==> flow/design.v <==
module accel(
    input logic clk,
    input logic rst_n,
    output logic [31:0] M_address,
    output logic [31:0] M_writedata,
    output logic M_write,
    input logic [31:0] M_readdata,
    output logic M_read,
    input logic M_waitrequest,
    input logic [2:0] S_address,
    input logic [31:0] S_writedata,
    input logic S_write,
    output logic [31:0] S_readdata,
    input logic S_read,
    output logic S_waitrequest
);
    logic [20:0] count;
    logic [31:0] sum;
    logic [31:0] var1, var2;
    logic [31:0] addr0, addr1;
    logic [31:0] inaddr0, inaddr1;
    logic loada0, loada1, loadc, loads, loadv1, loadv2;
    logic sela;
    logic start;
    logic [20:0] n;
    logic initc, inits, inita0, inita1;
    assign M_write = 1'b0;
    assign M_writedata = 32'd0;
    always_ff@(posedge clk, negedge rst_n) begin
        if(!rst_n) begin
            n = 21'd0;
            start = 1'b0;
        end
        else begin
            if(S_read) begin
                case(S_address)
                    32'd0: S_readdata <= start;
                    32'd1: S_readdata <= inaddr0;
                    32'd2: S_readdata <= inaddr1;
                    32'd3: S_readdata <= n + 32'd1;
                    32'd4: S_readdata <= sum;
                endcase
            end
            if(S_write) begin
                case(S_address)
                    32'd0: start <= S_writedata;
                    32'd1: inaddr0 <= S_writedata;
                    32'd2: inaddr1 <= S_writedata;
                    32'd3: n <= S_writedata;
                endcase
            end
        end
    end
    always_ff@(posedge clk, negedge rst_n) begin
        if(!rst_n) begin
            sum <= 32'd0;
            count <= 21'd0;
        end
        else begin
            if(loada0) addr0 <= inita0 == 1'b1 ? inaddr0 + 32'd0: addr0 + 32'd4;
            if(loada1) addr1 <= inita1 == 1'b1 ? inaddr1 + 32'd0: addr1 + 32'd4;
            if(loadc) count <= initc == 1'b1 ? 21'd0 : count + 21'd1;
            if(loads) sum <= inits == 1'b1 ? 32'd0 : sum +  var1 * var2;
            if(loadv1) var1 <= M_readdata;
            if(loadv2) var2 <= M_readdata;
        end
    end
    assign M_address = sela == 1'b0 ? addr0 : addr1;
    logic [3:0] state;
    always_ff @(posedge clk, negedge rst_n) begin
        if(!rst_n) begin
            state <= 4'b0000;
        end
        else begin
            case(state)
                4'b0000: state <= 4'b0001;
                4'b0001: state <= (S_read == 1'b1 && S_address == 3'd4) ? 4'b0010 : 
                                    (S_read == 1'b1 || S_write) ? 4'b0111 : 
                                    4'b0001;
                4'b0010: state <= M_waitrequest == 1'b0 ? 4'b0100 : 4'b0010 ;
                4'b0100: state <= M_waitrequest == 1'b0 ? 4'b0110 : 4'b0100 ;
                4'b0110: state <= count < n ? 4'b0010 : 4'b0111;
                4'b0111: state <= 4'b0001;
                default: state <= 4'b0000;
            endcase
        end
    end
    always_comb begin
        case(state) 
            4'b0000: {loada0, loada1, initc, loadc, inits, loads, loadv1, loadv2, sela, S_waitrequest, M_read, inita0, inita1} = 13'b00_00_00_00_0_0_0_00;
            4'b0001: {loada0, loada1, initc, loadc, inits, loads, loadv1, loadv2, sela, S_waitrequest, M_read, inita0, inita1} = 13'b11_11_11_00_0_1_0_11;
            4'b0010: {loada0, loada1, initc, loadc, inits, loads, loadv1, loadv2, sela, S_waitrequest, M_read, inita0, inita1} = 13'b00_00_00_10_0_1_1_00;
            4'b0100: {loada0, loada1, initc, loadc, inits, loads, loadv1, loadv2, sela, S_waitrequest, M_read, inita0, inita1} = 13'b00_00_00_01_1_1_1_00;
            4'b0110: {loada0, loada1, initc, loadc, inits, loads, loadv1, loadv2, sela, S_waitrequest, M_read, inita0, inita1} = 13'b11_01_01_00_0_1_0_00;
            4'b0111: {loada0, loada1, initc, loadc, inits, loads, loadv1, loadv2, sela, S_waitrequest, M_read, inita0, inita1} = 13'b00_00_00_00_0_0_0_00;
            default: {loada0, loada1, initc, loadc, inits, loads, loadv1, loadv2, sela, S_waitrequest, M_read, inita0, inita1} = 13'b00_00_00_00_0_0_0_00;
        endcase
    end
endmodule: accel
# From RTL to reports: accel
# The steps from the RTL of accel to its reports follow in flow order.
# Line numbers count from 1 in the design file above.
# Operators: Yosys type, input widths -> output width; for muxes data width and select width s.
# Library cell names are shortened.
# Not given: --
[inputs]
top = "accel"
clock = "clk"
lib = "sky130hd"
lib_corner = "tt_025C_1v80"

# After elaboration
# Counts by Yosys on the flattened word-level netlist (proc, flatten, opt, wreduce; memories kept). Register bits leave out memories and registers merged into their read ports (data or address). Print and check cells are left out. Cells with the same type and inputs are merged into one.
[bits]
reg_bits = 302
input_bits = 72
output_inout_bits = 99
word_cells = 56
[classes]
addsub = 5
n_mul = 1
compare = 1
eq_ne = 9
n_mux = 13
reduce_and_logical = 15
[ops]
columns = ["cell", "count"]
rows = [
  ["$mul 32x32->32", 1],
  ["$pmux 32 s5", 1],
  ["$mux 32", 4],
  ["$add 32x3->32 const B", 2],
  ["$pmux 13 s4", 1],
  ["$add 32x32->32", 1],
  ["$add 21x1->22 const B", 1],
  ["$add 21x1->21 const B", 1],
  ["$lt 21x21->1", 1],
  ["$mux 21", 1],
  ["$pmux 3 s5", 1],
  ["$reduce_and 2->1", 6],
  ["$eq 3x3->1 const B", 4],
  ["$mux 3", 4],
  ["$eq 3x2->1 const B", 3],
  ["$reduce_and 3->1", 3],
  ["$eq 3x1->1 const B", 2],
  ["$reduce_bool 5->1", 1],
  ["$logic_not 4->1", 1],
  ["$logic_not 3->1", 1],
  ["$reduce_or 2->1", 1],
  ["$mux 2", 1],
  ["$logic_and 1x1->1", 1],
  ["$logic_or 1x1->1", 1],
]

# Longest topological paths
# Longest topological path by Yosys (ltp), each cell counted once; first at word level (registers and memories cut), then after technology mapping (sequential cells cut; the memories' decode and read muxes count).
[logic_depth]
ltp_word = 4
ABC_AREA = 0
mapped_depth = 30
depth_no_buf = 27

# After synthesis
# The flow's flattened synthesis, as Yosys stat reports it; memories are mapped. The netlist is that of the ABC_AREA named above (0 if unset); the other value can give another one.
[synth_totals]
cell_count = 2992
yosys_area_um2 = 30738.2
flip_flops = 305
buf_cells = 174
[types]
columns = ["cell_type", "count", "type_area_um2"]
rows = [
  ["fa_1", 438, 8768.41],
  ["edfxtp_1", 224, 6.73E+03],
  ["and2_1", 329, 2.06E+03],
  ["dfrtp_1", 80, 2001.92],
  ["inv_1", 522, 1.96E+03],
  ["ha_1", 148, 1.85E+03],
  ["nand2_1", 350, 1313.76],
  ["xnor2_1", 106, 928.39],
  ["mux2_2", 58, 653.126],
  ["xor2_1", 67, 586.813],
  ["clkbuf_1", 130, 487.968],
  ["o21ai_0", 91, 455.437],
  ["nor2_1", 87, 326.563],
  ["buf_4", 33, 247.738],
  ["a22oi_1", 31, 232.723],
  ["a21oi_1", 39, 195.187],
  ["nand3_1", 37, 185.178],
  ["mux2i_1", 17, 170.163],
]
# Other cell types: 63; their cells: 205.

# Path before layout
# Source: OpenSTA report_checks on the synthesized netlist (no wires, ideal clock, input and output delay 20% of the period each), path of least setup slack; recovery checks are left aside. Register names are those of the netlist, which keeps one name where synthesis merged equal registers.
[synth_path]
path_type = "flip-flop to flip-flop"
startpoint = "register var2[2]"
endpoint = "register sum[31]"
clock_period_ps = 8270
setup_ps = 94
t_arrival_ps = 6836
setup_slack_ps = 1340
delay_ps = 6930
driving_pins = 27
path_buffers = 2
synth_period_reached_ps = 6930
# "delay_ps" = arrival - input delay + setup time.
# "driving_pins" counts driving pins, that of a launching flip-flop among them; a cell with two outputs on the path counts twice.
# "synth_period_reached_ps" is the clock period less the worst setup slack; recovery checks do not enter. This is arithmetic on one report: input and output delays are still those of the set period (20% each).
# The rows between start and end are the longest chain of elaborated cells between them; the timing report does not say that the signal goes this way. Where chains are equally long, one stands for them.
# Each line given opens the expression or statement behind the cell; cells for indexed reads and writes are added by Yosys, which also makes memories of some case tables.
[synth_via]
path_cell_list = "edfxtp_1 > clkbuf_1 > clkbuf_1 > and2_1 > fa_1 > inv_1 > fa_1 > inv_1 > fa_1 > inv_1 > fa_1 > inv_1 > fa_1 > fa_1 > fa_1 > inv_1 > fa_1 > inv_1 > ha_1 > a2111o_1 > nor2_1 > o31ai_1 > nor3_1 > a211oi_1 > nor3_1 > xnor2_1 > a211oi_1"
elab_chain_cells = 3
cone_cells = 3
cone_classes = "add/sub (1); mul (1); mux (1)"
[synth_lines]
columns = ["item", "line_no", "source"]
rows = [
  ["from (decl)", 19, "logic [31:0] var1, var2;"],
  ["from (assign)", 65, "if(loadv2) var2 <= M_readdata;"],
  ["$mul 32x32->32", 63, "if(loads) sum <= inits == 1'b1 ? 32'd0 : sum +  var1 * var2;"],
  ["$add 32x32->32", 63, ""],
  ["$mux 32", 63, ""],
  ["to (assign)", 56, "sum <= 32'd0;"],
  ["to (assign)", 63, ""],
  ["to (decl)", 18, "logic [31:0] sum;"],
]

# Timing after layout
# From the final timing report of stored run 1: the path of least setup slack in the routed layout; clock arrival at registers is part of the times.
# The path's times are printed in steps of 10 ps; the period is the one set.
[layout_path]
path_type = "flip-flop to flip-flop"
startpoint = "register var2[3]"
endpoint = "register sum[31]"
clock_period_ps = 11500
setup_ps = 100
t_arrival_ps = 8430
setup_slack_ps = 3570
driving_pins = 24
path_buffers = 0
# The rows between start and end are the longest chain of elaborated cells between them; the timing report does not say that the signal goes this way. Where chains are equally long, one stands for them.
[layout_via]
path_cell_list = "edfxtp_1 > and2_1 > fa_1 > fa_1 > fa_1 > inv_1 > fa_1 > inv_1 > fa_1 > fa_1 > fa_1 > inv_1 > fa_1 > inv_1 > ha_1 > a21oi_1 > nor2_1 > nor2_1 > o31ai_1 > o22ai_1 > a211oi_1 > nor3_1 > xnor2_1 > a211oi_1"
elab_chain_cells = 3
cone_cells = 3
cone_classes = "add/sub (1); mul (1); mux (1)"
[layout_lines]
columns = ["item", "line_no", "source"]
rows = [
  ["from (decl)", 19, "logic [31:0] var1, var2;"],
  ["from (assign)", 65, "if(loadv2) var2 <= M_readdata;"],
  ["$mul 32x32->32", 63, "if(loads) sum <= inits == 1'b1 ? 32'd0 : sum +  var1 * var2;"],
  ["$add 32x32->32", 63, ""],
  ["$mux 32", 63, ""],
  ["to (assign)", 56, "sum <= 32'd0;"],
  ["to (assign)", 63, ""],
  ["to (decl)", 18, "logic [31:0] sum;"],
]

# Top module accel; platform sky130hd; tools Yosys and OpenROAD; 2 stored runs in no particular order. Input and output delays are each 20% of the period that was set; the output load is 0.01 pF.
# "worst_path_time_ps" = time allowed to the worst setup path (clock period - input delay - output delay, where it has them) - its slack; a late launch clock adds to it, a late capture clock takes from it.
# "worst_path_time_ps" is known to 10 ps.

[[run]]
name = "stored run 1"
[run.settings]
period_ns = 11.5
CORE_UTILIZATION = 62
PLACE_DENSITY_LB_ADDON = 0.23
CORE_ASPECT_RATIO = 1.62
CELL_PAD_IN_SITES_DETAIL_PLACEMENT = 0
CTS_CLUSTER_SIZE = 48
CAP_MARGIN = 15
MAX_ROUTING_LAYER = "met5"
CORE_MARGIN = 2
SLEW_MARGIN = 20
[run.results]
worst_path_time_ps = 7930
critical_path_kind = "flip-flop to flip-flop"
fin_ws_ps = 3568
post_synth_area_um2 = 30738.2
final_die_area_um2 = 51427.4
hold_worst_slack_ps = 465
fin_util_pct = 68.7

[[run]]
name = "stored run 2"
[run.settings]
period_ns = 7.31
CORE_UTILIZATION = 40
SETUP_SLACK_MARGIN = 0.49
PLACE_DENSITY_LB_ADDON = 0.11
CELL_PAD_IN_SITES_GLOBAL_PLACEMENT = 0
CELL_PAD_IN_SITES_DETAIL_PLACEMENT = 2
TNS_END_PERCENT = 15
ABC_AREA = 1
GPL_ROUTABILITY_DRIVEN = 1
SLEW_MARGIN = 15
CAP_MARGIN = 20
CORE_MARGIN = 2
[run.results]
worst_path_time_ps = 8760
critical_path_kind = "flip-flop to flip-flop"
fin_ws_ps = -1450
post_synth_area_um2 = 31913.1
final_die_area_um2 = 82059.3
hold_worst_slack_ps = 538
fin_util_pct = 48.7
