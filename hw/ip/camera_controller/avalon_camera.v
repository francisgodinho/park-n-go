==> flow/design.v <==
module avalon_camera (
    input clk,
    input reset_n,
    input [4:0] avs_s1_address,
    input avs_s1_read,
    output reg [31:0] avs_s1_readdata,
    input avs_s1_write,
    input [31:0] avs_s1_writedata,
    output [15:0] avs_export_width,
    output [15:0] avs_export_height,
    output [15:0] avs_export_start_row,
    output [15:0] avs_export_start_column,
    output [15:0] avs_export_row_size,
    output [15:0] avs_export_column_size,
    output [15:0] avs_export_row_mode,
    output [15:0] avs_export_column_mode,
    output [15:0] avs_export_exposure,
	 output [15:0] avs_export_h_blanking,
	 output [15:0] avs_export_v_blanking,
	 output [15:0] avs_export_red_gain,
	 output [15:0] avs_export_blue_gain,
	 output [15:0] avs_export_green1_gain,
	 output [15:0] avs_export_green2_gain,
    output avs_export_cam_soft_reset_n
    );
parameter WIDTH         = 16'd320;
parameter HEIGHT        = 16'd240;
parameter START_ROW     = 16'h0036;
parameter START_COLUMN  = 16'h0010;
parameter ROW_SIZE      = 16'h059f;
parameter COLUMN_SIZE   = 16'h077f;
parameter ROW_MODE      = 16'h0002;
parameter COLUMN_MODE   = 16'h0002;
parameter EXPOSURE      = 16'h07c0;
parameter H_BLANKING    = 16'h0000;
parameter V_BLANKING    = 16'h0019;
parameter RED_GAIN      = 16'h019C;
parameter BLUE_GAIN     = 16'h009A;
parameter GREEN1_GAIN   = 16'h0013;
parameter GREEN2_GAIN   = 16'h0013;
reg [15:0] data_width;
reg [15:0] data_height;
reg [15:0] data_start_row;
reg [15:0] data_start_column;
reg [15:0] data_row_size;
reg [15:0] data_column_size;
reg [15:0] data_row_mode;
reg [15:0] data_column_mode;
reg [15:0] data_exposure;
reg [15:0] data_h_blanking;
reg [15:0] data_v_blanking;
reg [15:0] data_red_gain;
reg [15:0] data_blue_gain;
reg [15:0] data_green1_gain;
reg [15:0] data_green2_gain;
reg cam_soft_reset_n;
always @(posedge clk or negedge reset_n)
begin
    if (!reset_n) begin
        data_width[15:0]        <= WIDTH[15:0];
        data_height[15:0]       <= HEIGHT[15:0];
        data_start_row[15:0]    <= START_ROW[15:0];
        data_start_column[15:0] <= START_COLUMN[15:0];
        data_row_size[15:0]     <= ROW_SIZE[15:0];
        data_column_size[15:0]  <= COLUMN_SIZE[15:0];
        data_row_mode[15:0]     <= ROW_MODE[15:0];
        data_column_mode[15:0]  <= COLUMN_MODE[15:0];
        data_exposure[15:0]     <= EXPOSURE[15:0];
		  data_h_blanking[15:0]   <= H_BLANKING[15:0];
		  data_v_blanking[15:0]   <= V_BLANKING[15:0];
		  data_red_gain[15:0]     <= RED_GAIN[15:0];
		  data_blue_gain[15:0]    <= BLUE_GAIN[15:0];
		  data_green1_gain[15:0]  <= GREEN1_GAIN[15:0];
		  data_green2_gain[15:0]  <= GREEN2_GAIN[15:0];
        cam_soft_reset_n        <= 1;
    end
    else begin
        if (avs_s1_read) begin
            case (avs_s1_address)  
                5'h00:
                    avs_s1_readdata[15:0] <= data_width[15:0];
                5'h01:
                    avs_s1_readdata[15:0] <= data_height[15:0];
                5'h02:
                    avs_s1_readdata[15:0] <= data_start_row[15:0];
                5'h03:
                    avs_s1_readdata[15:0] <= data_start_column[15:0];
                5'h04:
                    avs_s1_readdata[15:0] <= data_row_size[15:0];
                5'h05:
                    avs_s1_readdata[15:0] <= data_column_size[15:0];
                5'h06:
                    avs_s1_readdata[15:0] <= data_row_mode[15:0];
                5'h07:
                    avs_s1_readdata[15:0] <= data_column_mode[15:0];
                5'h08:
                    avs_s1_readdata[15:0] <= data_exposure[15:0];
					 5'h09:
                    avs_s1_readdata[15:0] <= data_h_blanking[15:0];
					 5'h0A:
                    avs_s1_readdata[15:0] <= data_v_blanking[15:0];
					 5'h0B:
                    avs_s1_readdata[15:0] <= data_red_gain[15:0];
					 5'h0C:
                    avs_s1_readdata[15:0] <= data_blue_gain[15:0];
					 5'h0D:
                    avs_s1_readdata[15:0] <= data_green1_gain[15:0];
					 5'h0E:
                    avs_s1_readdata[15:0] <= data_green2_gain[15:0];
                5'h1F:
                    avs_s1_readdata[31:0] <= {31'b0, cam_soft_reset_n};
                default:
                    avs_s1_readdata[31:0] <= {32'b0};
            endcase
        end
        else begin
            if (avs_s1_write) begin
                case (avs_s1_address)
                    5'h00:
                        data_width[15:0]        <= avs_s1_writedata[15:0];
                    5'h01:
                        data_height[15:0]       <= avs_s1_writedata[15:0];
                    5'h02:
                        data_start_row[15:0]    <= avs_s1_writedata[15:0];
                    5'h03:
                        data_start_column[15:0] <= avs_s1_writedata[15:0];
                    5'h04:
                        data_row_size[15:0]     <= avs_s1_writedata[15:0];
                    5'h05:
                        data_column_size[15:0]  <= avs_s1_writedata[15:0];
                    5'h06:
                        data_row_mode[15:0]     <= avs_s1_writedata[15:0];
                    5'h07:
                        data_column_mode[15:0]  <= avs_s1_writedata[15:0];
                    5'h08:
                        data_exposure[15:0]     <= avs_s1_writedata[15:0];
						  5'h09:
                        data_h_blanking[15:0]   <= avs_s1_writedata[15:0];
						  5'h0A:
                        data_v_blanking[15:0]   <= avs_s1_writedata[15:0];
						  5'h0B:
                        data_red_gain[15:0]     <= avs_s1_writedata[15:0];
						  5'h0C:
                        data_blue_gain[15:0]    <= avs_s1_writedata[15:0];
						  5'h0D:
                        data_green1_gain[15:0]  <= avs_s1_writedata[15:0];
						  5'h0E:
                        data_green2_gain[15:0]  <= avs_s1_writedata[15:0];
                    5'h1F:
                        cam_soft_reset_n        <= avs_s1_writedata[0];
                endcase
            end
        end
    end
end
assign avs_export_start_row[15:0]    = data_start_row[15:0];
assign avs_export_start_column[15:0] = data_start_column[15:0];
assign avs_export_row_size[15:0]     = data_row_size[15:0];
assign avs_export_column_size[15:0]  = data_column_size[15:0];
assign avs_export_row_mode[15:0]     = data_row_mode[15:0];
assign avs_export_column_mode[15:0]  = data_column_mode[15:0];
assign avs_export_exposure[15:0]     = data_exposure[15:0];
assign avs_export_h_blanking[15:0]   = data_h_blanking[15:0];
assign avs_export_v_blanking[15:0]   = data_v_blanking[15:0];
assign avs_export_red_gain[15:0]     = data_red_gain[15:0];
assign avs_export_blue_gain[15:0]    = data_blue_gain[15:0];
assign avs_export_green1_gain[15:0]  = data_green1_gain[15:0];
assign avs_export_green2_gain[15:0]  = data_green2_gain[15:0];
assign avs_export_width[15:0]  = data_width[15:0];
assign avs_export_height[15:0] = data_height[15:0];
assign avs_export_cam_soft_reset_n = cam_soft_reset_n;
endmodule
### Step by step through the tools: avalon_camera

What the tools print for avalon_camera, step after step.
Lines are those of the file above, counted from 1.
Operators carry their Yosys type and port widths (W data, S select, Z words).
Library cell names are shortened.
Not given: --

* design top: avalon_camera
* clock port: clk
* library: sky130hd
* corner: tt_025C_1v80

### After elaboration

Counts by Yosys on the flattened word-level netlist (proc, flatten, opt, wreduce; memories kept). Register bits leave out memories and registers merged into their read ports (data or address); mux counts leave out enables and synchronous resets folded into registers. Print and check cells are left out. Cells with the same type and inputs are merged into one.

* flip-flop bits (word level): 257
* bits of input ports: 41

* equality and inequality tests: 15
* muxes and demuxes: 1
* bitwise logic cells: 1
* reduce/logical cells: 18

Operators with widths (count)
* $pmux W16 S16: 1
* $reduce_and A3 Y1: 16
* $eq A5 B4 Y1 const B: 7
* $eq A5 B3 Y1 const B: 4
* $eq A5 B2 Y1 const B: 2
* $eq A5 B1 Y1 const B: 1
* $eq A5 B5 Y1 const B: 1
* $logic_not A5 Y1: 1
* $reduce_and A2 Y1: 1
* $not A1 Y1: 1

### Longest topological paths

Longest topological path by Yosys (ltp), each cell counted once; first at word level (registers and memories cut), then after technology mapping (sequential cells cut; the memories' decode and read muxes count).

* depth in word-level cells: 2
* ABC_AREA: 0
* mapped depth: 8
* depth with buffers taken out: 4

### Mapped cells and area

Source: synth_stat.txt of the flow (Yosys; design flattened, memories mapped). It holds for the ABC_AREA given above (unset counts as 0); a run with the other value may have another netlist.
The area totals of this step are shown rounded.

* cell count: 849
* mapped area: 12350 sq um
* sequential area: 6580 sq um
* mapped flip-flops: 257

Cells by type
* dfrtp_1: count 186, area in all 4.65E+03 sq um
* mux2_2: count 164, area in all 1.85E+03 sq um
* dfstp_2: count 55, area in all 1.45E+03 sq um
* mux2_4: count 80, area in all 1.2E+03 sq um
* mux2i_1: count 65, area in all 650.624 sq um
* edfxtp_1: count 16, area in all 480.461 sq um
* buf_6: count 17, area in all 191.434 sq um
* buf_4: count 22, area in all 165.158 sq um
* a22oi_1: count 21, area in all 157.651 sq um
* o22ai_1: count 23, area in all 143.888 sq um
* a22o_1: count 14, area in all 122.618 sq um
* mux2_1: count 10, area in all 112.608 sq um
* a211oi_1: count 14, area in all 105.101 sq um
* buf_2: count 18, area in all 90.086 sq um
* nand2_4: count 8, area in all 90.086 sq um
* nand3_1: count 16, area in all 80.077 sq um
* clkbuf_1: count 21, area in all 78.826 sq um
* and3_1: count 10, area in all 62.56 sq um

Other cell types: 38; their cells: 89.

### Path before layout

Source: OpenSTA report_checks on the synthesized netlist (no wires, ideal clock, input and output delay 20% of the period each), path of least setup slack; recovery checks are left aside. Register names are those of the netlist, which keeps one name where synthesis merged equal registers.

* path kind: in2reg
* start point: input port avs_s1_address[1]
* end point: register avs_s1_readdata[9]
* clock period: 2.1 ns
* input delay: 0.420 ns
* time at the first pin: 0.420 ns
* arrival time: 1.670 ns
* data required time: 1.829 ns
* path slack: 0.159 ns
* delay of the path: 1.521 ns
* stages on the path: 7
* buffers on the path: 3
* period reached after synthesis: 1.941 ns

"delay of the path" = arrival - input delay + setup time.
"stages on the path" counts driving pins, that of a launching flip-flop among them; a cell with two outputs on the path counts twice.
"period reached after synthesis" is the clock period less the worst setup slack; recovery checks do not enter. This is arithmetic on one report: input and output delays are still those of the set period (20% each).
The rows between start and end are the longest chain of elaborated cells between them; the timing report does not say that the signal goes this way. Where chains are equally long, one stands for them.
A line is the first line of the expression or statement that the cell stems from. Yosys adds cells for indexed reads and writes and turns some case tables into memories.
A register here has more assigning lines than the two given.

* cells stage by stage: buf_4 > buf_4 > buf_4 > mux2i_1 > o22ai_1 > a2111oi_0 > nand4_1
* length of the longest elaborated chain: 2

RTL lines, path post-synthesis
* start: declaration: RTL line 4 `input [4:0] avs_s1_address,`
* $eq A5 B5 Y1: RTL line 79 `case (avs_s1_address)`
* $pmux W16 S16: RTL line 79
* end: assignment: RTL line 81 `avs_s1_readdata[15:0] <= data_width[15:0];`
* end: assignment: RTL line 83 `avs_s1_readdata[15:0] <= data_height[15:0];`
* end: declaration: RTL line 6 `output reg [31:0] avs_s1_readdata,`

### Path in the finished layout

Path of least setup slack in the final report of entry A (OpenROAD, finished layout, wires in). Where an end is a register, its clock arrival counts in the times.

* path kind: reg2out
* start point: register data_exposure[9]
* end point: output port avs_export_exposure[9]
* clock period: 2.24 ns
* output delay: 0.45 ns
* time at the first pin: 0.52 ns
* arrival time: 1.65 ns
* data required time: 1.79 ns
* path slack: 0.14 ns
* stages on the path: 2
* buffers on the path: 1

* cells stage by stage: dfstp_2 > clkdlybuf4s50_1
* length of the longest elaborated chain: 0

RTL lines, path after layout
* start: declaration: RTL line 49 `reg [15:0] data_exposure;`
* start: assignment: RTL line 68 `data_exposure[15:0]     <= EXPOSURE[15:0];`
* start: assignment: RTL line 136 `data_exposure[15:0]     <= avs_s1_writedata[15:0];`
* end: declaration: RTL line 17 `output [15:0] avs_export_exposure,`

Measured data: module avalon_camera, platform sky130hd, 2 stored runs of the flow under differing settings, order arbitrary. Input and output delays are each 20% of the period that was set; the output load is 0.01 pF.
By "period reached" is meant the clock period of the run minus its worst setup slack. This is arithmetic on one report: input and output delays are still those of the set period (20% each).
By "worst setup path time" is meant the share of the clock period that the worst setup path is allowed (20% is reserved at inputs, 20% at outputs), minus its slack. Clock arrival times at its registers enter into it.
"power consumption" rests on the timing tool's default activity at the inputs, not on a simulated workload.
Results are given in rounded form.

### Entry A

==> flow/run.sh <==
#!/bin/bash
# the make line also repeats the synthesis and layout settings of config.mk as NAME=value (left out here)
make -C /OpenROAD-flow-scripts/flow DESIGN_CONFIG=/design/flow/config.mk WORK_HOME=/design/flow/orfs CLKGATE_MAP_FILE= finish
==> flow/config.mk <==
export PLATFORM = sky130hd
export DESIGN_NAME = avalon_camera
export DESIGN_NICKNAME = avalon_camera
export VERILOG_FILES = /design/flow/design.v
export SDC_FILE = /design/flow/constraint.sdc
export NUM_CORES = 4
export LEC_CHECK = 0
export CAP_MARGIN = 20
export CORE_MARGIN = 2
export CORE_UTILIZATION = 40
export SETUP_SLACK_MARGIN = -0.02
export SLEW_MARGIN = 20
==> flow/constraint.sdc <==
create_clock -name core_clock -period 2.24 [get_ports {clk}]
set_input_delay 0.4480 -clock core_clock [delete_from_list [all_inputs] [get_ports {clk}]]
set_output_delay 0.4480 -clock core_clock [all_outputs]
set_load 0.01 [all_outputs]

Results of entry A:
- Utilization of the finished layout: 56.2 %
- Period reached: 2.103 ns
- Power consumption: 13.22 mW
- Sum of negative setup slack: 0.000 ns
- Worst setup path time: 1.65 ns
- Critical path type: reg2out
- Worst setup slack after layout: 0.137 ns
- Final worst hold slack: 0.527 ns
- Post-synthesis cell area: 12350 sq um
- Standard-cell area of the final layout: 17130 sq um
- Die footprint: 32300 sq um

### Entry B

==> flow/run.sh <==
#!/bin/bash
# the make line also repeats the synthesis and layout settings of config.mk as NAME=value (left out here)
make -C /OpenROAD-flow-scripts/flow DESIGN_CONFIG=/design/flow/config.mk WORK_HOME=/design/flow/orfs CLKGATE_MAP_FILE= finish
==> flow/config.mk <==
export PLATFORM = sky130hd
export DESIGN_NAME = avalon_camera
export DESIGN_NICKNAME = avalon_camera
export VERILOG_FILES = /design/flow/design.v
export SDC_FILE = /design/flow/constraint.sdc
export NUM_CORES = 4
export LEC_CHECK = 0
export CAP_MARGIN = 20
export CELL_PAD_IN_SITES_GLOBAL_PLACEMENT = 1
export CORE_ASPECT_RATIO = 1.45
export CORE_MARGIN = 6
export CORE_UTILIZATION = 70
export GPL_ROUTABILITY_DRIVEN = 1
export MIN_ROUTING_LAYER = met1
export PLACE_DENSITY = 0.78
export SETUP_SLACK_MARGIN = 0.19
export SLEW_MARGIN = 20
==> flow/constraint.sdc <==
create_clock -name core_clock -period 3.58 [get_ports {clk}]
set_input_delay 0.7160 -clock core_clock [delete_from_list [all_inputs] [get_ports {clk}]]
set_output_delay 0.7160 -clock core_clock [all_outputs]
set_load 0.01 [all_outputs]

Outcome of entry B: did not finish, placement stopped with GPL-0301
